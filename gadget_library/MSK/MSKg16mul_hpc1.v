==> flow/design.v <==
module G4_scl_N(input wire [1:0] x, output wire [1:0] z);
    wire a, b;
    assign a = x[1];
    assign b = x[0];
    assign z[1] =  b;
    assign z[0] = a ^ b;
endmodule
module G16_mul(input wire [3:0] x, input wire [3:0] y, output wire [3:0] z);
    wire [1:0] a, b, c, d, e, e_scl, p, q;
    assign a = x[3:2];
    assign b = x[1:0];
    assign c = y[3:2];
    assign d = y[1:0];
    G4_mul mul1(.x(a ^ b), .y(c ^ d), .z(e));
    G4_scl_N scl_N(.x(e), .z(e_scl));
    G4_mul mul2(.x(a), .y(c), .z(p));
    G4_mul mul3(.x(b), .y(d), .z(q));
    assign z[3:2] = p ^ e_scl;
    assign z[1:0] = q ^ e_scl;
endmodule
module G4_mul(input wire [1:0] x, input wire [1:0] y, output wire [1:0] z);
    wire a, b, c, d, e;
    assign a = x[1];
    assign b = x[0];
    assign c = y[1];
    assign d = y[0];
    assign e = (a ^ b) & (c ^ d);
    assign z[1] = (a & c) ^ e;
    assign z[0] = (b & d) ^ e;
endmodule
module MSKg16mul_dom #(parameter integer d=2) (
    ina0,
    ina1,
    ina2,
    ina3,
    inb0,
    inb1,
    inb2,
    inb3,
    rnd,
    clk,
    out0,
    out1,
    out2,
    out3
);
localparam integer n_rnd=4*d*(d-1)/2;
(* fv_type = "sharing", fv_latency = 0 *)
input  [d-1:0] ina0, ina1, ina2, ina3, inb0, inb1, inb2, inb3;
(* fv_type = "random", fv_count = 1, fv_rnd_lat_0 = 0, fv_rnd_count_0 = n_rnd *)
input [n_rnd-1:0] rnd;
(* fv_type = "clock" *)
input clk;
(* fv_type = "sharing", fv_latency = 1 *)
output [d-1:0] out0, out1, out2, out3;
genvar i,j;
wire [3:0] rnd_mat [d][d];  
for(i=0; i<d; i=i+1) begin: gen_igen
    assign rnd_mat[i][i] = 2'b0;
    for(j=i+1; j<d; j=j+1) begin: gen_jgen
        integer offset = ((i*d)-i*(i+1)/2)+(j-1-i);
        assign rnd_mat[j][i] = rnd[4*offset +: 4];
        assign rnd_mat[i][j] = rnd_mat[j][i];
    end
end
genvar k;
generate
for(i=0; i<d; i=i+1) begin: gen_ParProdI
    reg [d-1:0] rfrsh_reg0, rfrsh_reg1, rfrsh_reg2, rfrsh_reg3;
    for(j=0; j<d; j=j+1) begin: gen_ParProdJ
        wire [3:0] mult_wire;
        G16_mul mul(
            .x({ina3[i],ina2[i],ina1[i],ina0[i]}),
            .y({inb3[j],inb2[j],inb1[j],inb0[j]}),
            .z(mult_wire)
        );
        wire [3:0] rfrsh_wire = mult_wire ^ rnd_mat[i][j];
        always @(posedge clk) begin
            rfrsh_reg0[j] <= rfrsh_wire[0];
            rfrsh_reg1[j] <= rfrsh_wire[1];
            rfrsh_reg2[j] <= rfrsh_wire[2];
            rfrsh_reg3[j] <= rfrsh_wire[3];
        end
    end
    assign out0[i] = ^rfrsh_reg0;
    assign out1[i] = ^rfrsh_reg1;
    assign out2[i] = ^rfrsh_reg2;
    assign out3[i] = ^rfrsh_reg3;
end
endgenerate
endmodule
module MSKg16mul_hpc1 #(parameter integer d=2)
(
    ina0,
    ina1,
    ina2,
    ina3,
    inb0,
    inb1,
    inb2,
    inb3,
    rnd_ref,
    rnd_mul,
    clk,
    out0,
    out1,
    out2,
    out3
);
function integer _ref_nrnd(input integer d);
begin
if (d==1) _ref_nrnd = 1;  
else if (d==2 || d==3) _ref_nrnd = d-1;
else if (d==4 || d == 5) _ref_nrnd = d;
end
endfunction
localparam ref_n_rnd = _ref_nrnd(d);
function integer _ref_rndlat(input integer d);
begin
if (d==1 || d == 2) _ref_rndlat = 0;
else if (d==3 || d==4 || d == 5) _ref_rndlat = 1;
else _ref_rndlat = 2;
end
endfunction
localparam ref_rndlat = _ref_rndlat(d);
localparam dom_rnd = d*(d-1)/2;
localparam hpc1rnd = ref_n_rnd + dom_rnd;
(* matchi_type = "sharing", matchi_latency = 1+ref_rndlat *)
(* fv_type = "sharing", fv_latency = 1+ref_rndlat *)
input  [d-1:0] ina0, ina1, ina2, ina3;
(* matchi_type = "sharing", matchi_latency = ref_rndlat *)
(* fv_type = "sharing", fv_latency = ref_rndlat *)
input  [d-1:0] inb0, inb1, inb2, inb3;
(* matchi_type = "clock", fv_type = "clock" *)
input clk;
(* matchi_type = "sharing", matchi_latency = 2+ref_rndlat *)
(* fv_type = "sharing", fv_latency = 2+ref_rndlat *)
output [d-1:0] out0, out1, out2, out3;
(* matchi_type = "random", matchi_latency = 0 *)
(* fv_type = "random", fv_count=1, fv_rnd_lat_0=0, fv_rnd_count_0=4*ref_n_rnd *)
input [4*ref_n_rnd-1:0] rnd_ref;
(* matchi_type = "random", matchi_latency = 1+ref_rndlat *)
(* fv_type = "random", fv_count=1, fv_rnd_lat_0=1+ref_rndlat, fv_rnd_count_0=4*dom_rnd *)
input [4*dom_rnd-1:0] rnd_mul;
wire [d-1:0] inb0_ref, inb1_ref, inb2_ref, inb3_ref;
MSKref_sni #(.d(d))
rfrsh0 (.in(inb0), .clk(clk), .out(inb0_ref), .rnd(rnd_ref[0 +: ref_n_rnd]));
MSKref_sni #(.d(d))
rfrsh1 (.in(inb1), .clk(clk), .out(inb1_ref), .rnd(rnd_ref[ref_n_rnd +: ref_n_rnd]));
MSKref_sni #(.d(d))
rfrsh2 (.in(inb2), .clk(clk), .out(inb2_ref), .rnd(rnd_ref[2*ref_n_rnd +: ref_n_rnd]));
MSKref_sni #(.d(d))
rfrsh3 (.in(inb3), .clk(clk), .out(inb3_ref), .rnd(rnd_ref[3*ref_n_rnd +: ref_n_rnd]));
MSKg16mul_dom #(.d(d)) mul (
    .ina0(ina0),
    .ina1(ina1),
    .ina2(ina2),
    .ina3(ina3),
    .inb0(inb0_ref),
    .inb1(inb1_ref),
    .inb2(inb2_ref),
    .inb3(inb3_ref),
    .clk(clk),
    .rnd(rnd_mul),
    .out0(out0),
    .out1(out1),
    .out2(out2),
    .out3(out3)
);
endmodule
module MSKref_sni #(parameter integer d=2) (in, clk, out, rnd);
function integer _ref_nrnd(input integer d);
begin
if (d==1) _ref_nrnd = 1;  
else if (d==2 || d==3) _ref_nrnd = d-1;
else if (d==4 || d == 5) _ref_nrnd = d;
end
endfunction
localparam ref_n_rnd = _ref_nrnd(d);
function integer _ref_rndlat(input integer d);
begin
if (d==1 || d == 2) _ref_rndlat = 0;
else if (d==3 || d==4 || d == 5) _ref_rndlat = 1;
else _ref_rndlat = 2;
end
endfunction
localparam ref_rndlat = _ref_rndlat(d);
(* syn_keep="true", keep="true", fv_type="sharing", fv_latency=ref_rndlat *)
input [d-1:0] in;
(* syn_keep="true", keep="true", fv_type="sharing", fv_latency=ref_rndlat+1 *)
output reg [d-1:0] out;
(* fv_type="clock" *)
input clk;
(* syn_keep="true", keep="true" *)
(* fv_type= "random", fv_count=1, fv_rnd_lat_0 = 0, fv_rnd_count_0 = ref_n_rnd *)
input [ref_n_rnd-1:0] rnd;
reg [d-1:0] share0;
always @(posedge clk)
  out <= in ^ share0;
if (d == 1) begin: gen_case_d1
    always @(*) begin
        share0 = 1'b0;
    end
end else if (d == 2) begin: gen_case_d2
    always @(*) begin
        share0 = {rnd[0], rnd[0]};
    end
end else if (d==3) begin: gen_case_d3
    always @(posedge clk) begin
        share0 <= {rnd[0]^rnd[1], rnd[1], rnd[0]};
    end
end else if (d==4 || d==5) begin: gen_case_d4
    wire [d-1:0] r1 = rnd[d-1:0];
    always @(posedge clk) begin
        share0 <= r1[d-1:0] ^ { r1[d-2:0], r1[d-1] };
    end
end
endmodule
### Tool chain data of MSKg16mul_hpc1

The steps from the RTL of MSKg16mul_hpc1 to its reports follow in flow order.
Line numbers count from 1 in the design file above.
A cell with - has no value.

| inputs | value |
|---|---|
| design top | MSKg16mul_hpc1 |
| clock port | clk |
| standard-cell library | sky130hd |
| corner | tt_025C_1v80 |

### After elaboration

Yosys after proc, flatten, opt, wreduce and memory -nomap, before mapping. Enables and synchronous resets that opt folds into registers are not counted as muxes. Memory bits, and registers merged into a memory's read port (data or address), are not among the register bits. Print and check cells are not counted. Equal cells are merged and count once.

| word-level totals | value |
|---|---|
| register bits after elaboration | 24 |
| bits in latches | 0 |
| memory bits (writable) | 0 |
| ROM bits | 0 |
| clocked read ports x word width | 0 |
| memories kept | 0 |
| input port bits | 25 |
| output and inout port bits | 8 |
| elaborated cells | 122 |

| cells by class | value |
|---|---|
| add/subtract/negate cells | 0 |
| $mul | 0 |
| divide/modulo/power cells | 0 |
| magnitude comparators | 0 |
| equal/unequal tests | 0 |
| shift operators | 0 |
| multiplexer cells | 0 |
| bitwise operators | 94 |
| reductions and logical operators | 8 |

Operators with widths:

| operator | number |
|---|---|
| 1-bit XOR | 40 |
| 1-bit bitwise AND | 36 |
| 2-bit XOR | 16 |
| 2-bit parity | 8 |
| 4-bit XOR | 2 |

### Depth

Depth = most cells in a row (Yosys ltp): at word level without a register or memory, in the mapped netlist without a sequential cell, where the memories' decode and read muxes count.

| depth | value |
|---|---|
| depth in word-level cells | 7 |
| ABC_AREA | 0 |
| gate-level depth with buffers | 6 |
| mapped depth without buffers | 5 |

### Mapped cells and area

The flow's flattened synthesis, as Yosys stat reports it; memories are mapped. The netlist is that of the ABC_AREA named above (0 if unset); the other value can give another one.
The area totals of this step are shown rounded.

| mapped netlist | value |
|---|---|
| mapped cells | 189 |
| chip area (Yosys) | 1700 µm² |
| area of sequential cells | 480 µm² |
| flip-flops | 24 |
| buffers | 26 |

Cells by type:

| cell type | number | total area (µm²) |
|---|---|---|
| sky130_fd_sc_hd__dfxtp_1 | 24 | 480.461 |
| sky130_fd_sc_hd__xnor2_1 | 41 | 359.094 |
| sky130_fd_sc_hd__xor2_1 | 22 | 192.685 |
| sky130_fd_sc_hd__mux2_2 | 9 | 101.347 |
| sky130_fd_sc_hd__buf_4 | 12 | 90.086 |
| sky130_fd_sc_hd__nand2b_1 | 12 | 75.072 |
| sky130_fd_sc_hd__nor2_1 | 19 | 71.318 |
| sky130_fd_sc_hd__buf_6 | 6 | 67.565 |
| sky130_fd_sc_hd__xnor2_2 | 3 | 48.797 |
| sky130_fd_sc_hd__a22oi_1 | 6 | 45.043 |
| sky130_fd_sc_hd__buf_2 | 8 | 40.038 |
| sky130_fd_sc_hd__o21ai_0 | 7 | 35.034 |
| sky130_fd_sc_hd__a21oi_1 | 6 | 30.029 |
| sky130_fd_sc_hd__a32oi_1 | 3 | 26.275 |
| sky130_fd_sc_hd__nand2_1 | 6 | 22.522 |
| sky130_fd_sc_hd__xor2_2 | 1 | 16.266 |
| sky130_fd_sc_hd__nor2_4 | 1 | 11.261 |
| sky130_fd_sc_hd__a2bb2oi_1 | 1 | 8.758 |

Other cell types: 2; their cells: 2.
The figures by module come from a second, unflattened synthesis with its own total; it is not the netlist above.

| second synthesis, totals | value |
|---|---|
| cells (unflattened synthesis) | 208 |
| area (unflattened synthesis) | 1900 µm² |

Rows give one instance, submodules left out.

Modules:

| module | instances | cells | area (µm²) | seq. area (µm²) |
|---|---|---|---|---|
| G4_mul | 12 | 10 | 69 | 0.0 |
| MSKg16mul_dom (d=2) | 1 | 32 | 460 | 320 |
| G16_mul | 4 | 8 | 70 | 0.0 |
| MSKref_sni (d=2) | 4 | 4 | 58 | 40 |
| G4_scl_N | 4 | 2 | 16 | 0.0 |
| MSKg16mul_hpc1 | 1 | 0 | 0.0 | 0.0 |

### Worst setup path after synthesis

OpenSTA on the mapped netlist: ideal clock, no wires. The path of least setup slack (recovery checks aside). Input and output delay are each 20% of the period. Register names are those of the netlist, which keeps one name where synthesis merged equal registers.

| timing path after synthesis | value |
|---|---|
| kind | register to register |
| start | register rfrsh2.out[0] |
| end | register mul.gen_ParProdI[1].rfrsh_reg0[0] |
| period | 1400 ps |
| setup time | 72 ps |
| launch time at the first pin | 0 ps |
| arrival time | 1333 ps |
| data required time | 1328 ps |
| path slack | -4 ps |
| delay of the path | 1405 ps |
| stages on the path | 7 |
| buffers on the path | 1 |
| synthesis period reached | 1404 ps |

"delay of the path" = arrival - input delay + setup time.
"stages on the path" counts driving pins, that of a launching flip-flop among them; a cell with two outputs on the path counts twice.
"synthesis period reached" is the clock period less the worst setup slack; recovery checks do not enter. This is arithmetic on one report: input and output delays are still those of the set period (20% each).
Between the ends stands the longest chain of elaborated cells between them, by number of cells; it is not shown to be the way that was timed. Of several equally long chains one is given.
A line is the first line of the expression or statement that the cell stems from. Yosys adds cells for indexed reads and writes and turns some case tables into memories.

| on the way, after synthesis | value |
|---|---|
| path through | sky130_fd_sc_hd__dfxtp_1 -> sky130_fd_sc_hd__buf_6 -> sky130_fd_sc_hd__xnor2_1 -> sky130_fd_sc_hd__nor2_1 -> sky130_fd_sc_hd__xnor2_1 -> sky130_fd_sc_hd__xnor2_1 -> sky130_fd_sc_hd__xor2_1 |
| length of the longest elaborated chain | 7 |
| elaborated cells between the ends (all ways) | 9 |
| RTL lines with such cells | 7 |
| classes of those cells | 9 x logic |

Ends and longest elaborated chain, after synthesis:

| element | line | text |
|---|---|---|
| start: declaration | 191 | `output reg [d-1:0] out;` |
| start: assignment | 199 | `out <= in ^ share0;` |
| 2-bit XOR | 14 | `G4_mul mul1(.x(a ^ b), .y(c ^ d), .z(e));` |
| 1-bit XOR | 27 | `assign e = (a ^ b) & (c ^ d);` |
| 1-bit bitwise AND | 27 |  |
| 1-bit XOR | 28 | `assign z[1] = (a & c) ^ e;` |
| 1-bit XOR | 6 | `assign z[0] = a ^ b;` |
| 2-bit XOR | 19 | `assign z[1:0] = q ^ e_scl;` |
| 4-bit XOR | 77 | `wire [3:0] rfrsh_wire = mult_wire ^ rnd_mat[i][j];` |
| end: assignment | 79 | `rfrsh_reg0[j] <= rfrsh_wire[0];` |
| end: declaration | 69 | `reg [d-1:0] rfrsh_reg0, rfrsh_reg1, rfrsh_reg2, rfrsh_reg3;` |

### Path in the finished layout

Path of least setup slack in the final report of flow run A (OpenROAD, finished layout, wires in). Where an end is a register, its clock arrival counts in the times.
The path's times are printed in steps of 10 ps; the period is the one set.

| timing path after layout | value |
|---|---|
| kind | register to register |
| start | register rfrsh0.out[1] |
| end | register mul.gen_ParProdI[1].rfrsh_reg3[1] |
| period | 832 ps |
| setup time | 70 ps |
| launch time at the first pin | 260 ps |
| arrival time | 1630 ps |
| data required time | 1030 ps |
| path slack | -600 ps |
| stages on the path | 7 |
| buffers on the path | 1 |

Between the ends stands the longest chain of elaborated cells between them, by number of cells; it is not shown to be the way that was timed. Of several equally long chains one is given.

| on the way, after layout | value |
|---|---|
| path through | sky130_fd_sc_hd__dfxtp_2 -> sky130_fd_sc_hd__buf_6 -> sky130_fd_sc_hd__xnor2_4 -> sky130_fd_sc_hd__xnor2_2 -> sky130_fd_sc_hd__nor2_1 -> sky130_fd_sc_hd__xor2_1 -> sky130_fd_sc_hd__xnor2_1 |
| length of the longest elaborated chain | 5 |
| elaborated cells between the ends (all ways) | 6 |
| RTL lines with such cells | 4 |
| classes of those cells | 6 x logic |

Ends and longest elaborated chain, after layout:

| element | line | text |
|---|---|---|
| start: declaration | 191 | `output reg [d-1:0] out;` |
| start: assignment | 199 | `out <= in ^ share0;` |
| 2-bit XOR | 14 | `G4_mul mul1(.x(a ^ b), .y(c ^ d), .z(e));` |
| 1-bit XOR | 27 | `assign e = (a ^ b) & (c ^ d);` |
| 1-bit bitwise AND | 27 |  |
| 1-bit XOR | 29 | `assign z[0] = (b & d) ^ e;` |
| 2-bit XOR | 18 | `assign z[3:2] = p ^ e_scl;` |
| end: assignment | 82 | `rfrsh_reg3[j] <= rfrsh_wire[3];` |
| end: declaration | 69 | `reg [d-1:0] rfrsh_reg0, rfrsh_reg1, rfrsh_reg2, rfrsh_reg3;` |

Stored flow runs of MSKg16mul_hpc1 (2 of them; Yosys, OpenROAD, sky130hd). They differ in their settings and are not a sequence. Constraints: input delay and output delay 20% of the set period each, output load 0.01 pF.
"clock period achieved": clock period set for the run, less the worst setup slack. It is reckoned from that one timing run; input and output delays stay at 20% of the period that was set.
"allowed time less slack (worst setup path)": the worst setup path's part of the clock period (all of it between registers, 20% less for each end at a port) less its slack. A launch clock that arrives late makes it longer, a capture clock that arrives late makes it shorter.
"total power after layout" rests on the timing tool's default activity at the inputs, not on a simulated workload.
"allowed time less slack (worst setup path)" is known to 10 ps.
Values from the reports are rounded here.
Among the settings, - means not set for that run.
A result given as - is not shown for that run.

| item | flow run A | flow run B |
|---|---|---|
| period_ns | 0.832 | 2.18 |
| CORE_UTILIZATION | 29 | 67 |
| SETUP_SLACK_MARGIN | 0.2 | - |
| PLACE_DENSITY_LB_ADDON | 0.11 | - |
| CELL_PAD_IN_SITES_GLOBAL_PLACEMENT | 2 | 1 |
| TNS_END_PERCENT | 80 | 30 |
| ABC_AREA | 0 | 1 |
| GPL_ROUTABILITY_DRIVEN | 0 | - |
| CTS_CLUSTER_SIZE | 27 | - |
| CTS_CLUSTER_DIAMETER | 294 | 399 |
| CAP_MARGIN | 5 | 20 |
| MIN_ROUTING_LAYER | met2 | - |
| MAX_ROUTING_LAYER | met4 | - |
| CORE_MARGIN | 2 | 2 |
| SLEW_MARGIN | 20 | 20 |
| HOLD_SLACK_MARGIN | - | 0.24 |
| chip area after synthesis (Yosys) (µm²) | 1700 | - |
| area inside the die boundary (µm²) | 6300 | - |
| worst setup slack after layout (ps) | -600 | - |
| clock period achieved (ps) | 1432 | - |
| utilization of the finished layout | 0.47 | - |
| worst hold slack after layout (ps) | 140 | - |
| total power after layout (µW) | 5900 | - |
| allowed time less slack (worst setup path) (ps) | 1430 | - |
| critical path kind | register to register | - |
| total negative slack (ps) | -10000 | - |

Flow run B: unfinished; error GPL-0301 in placement
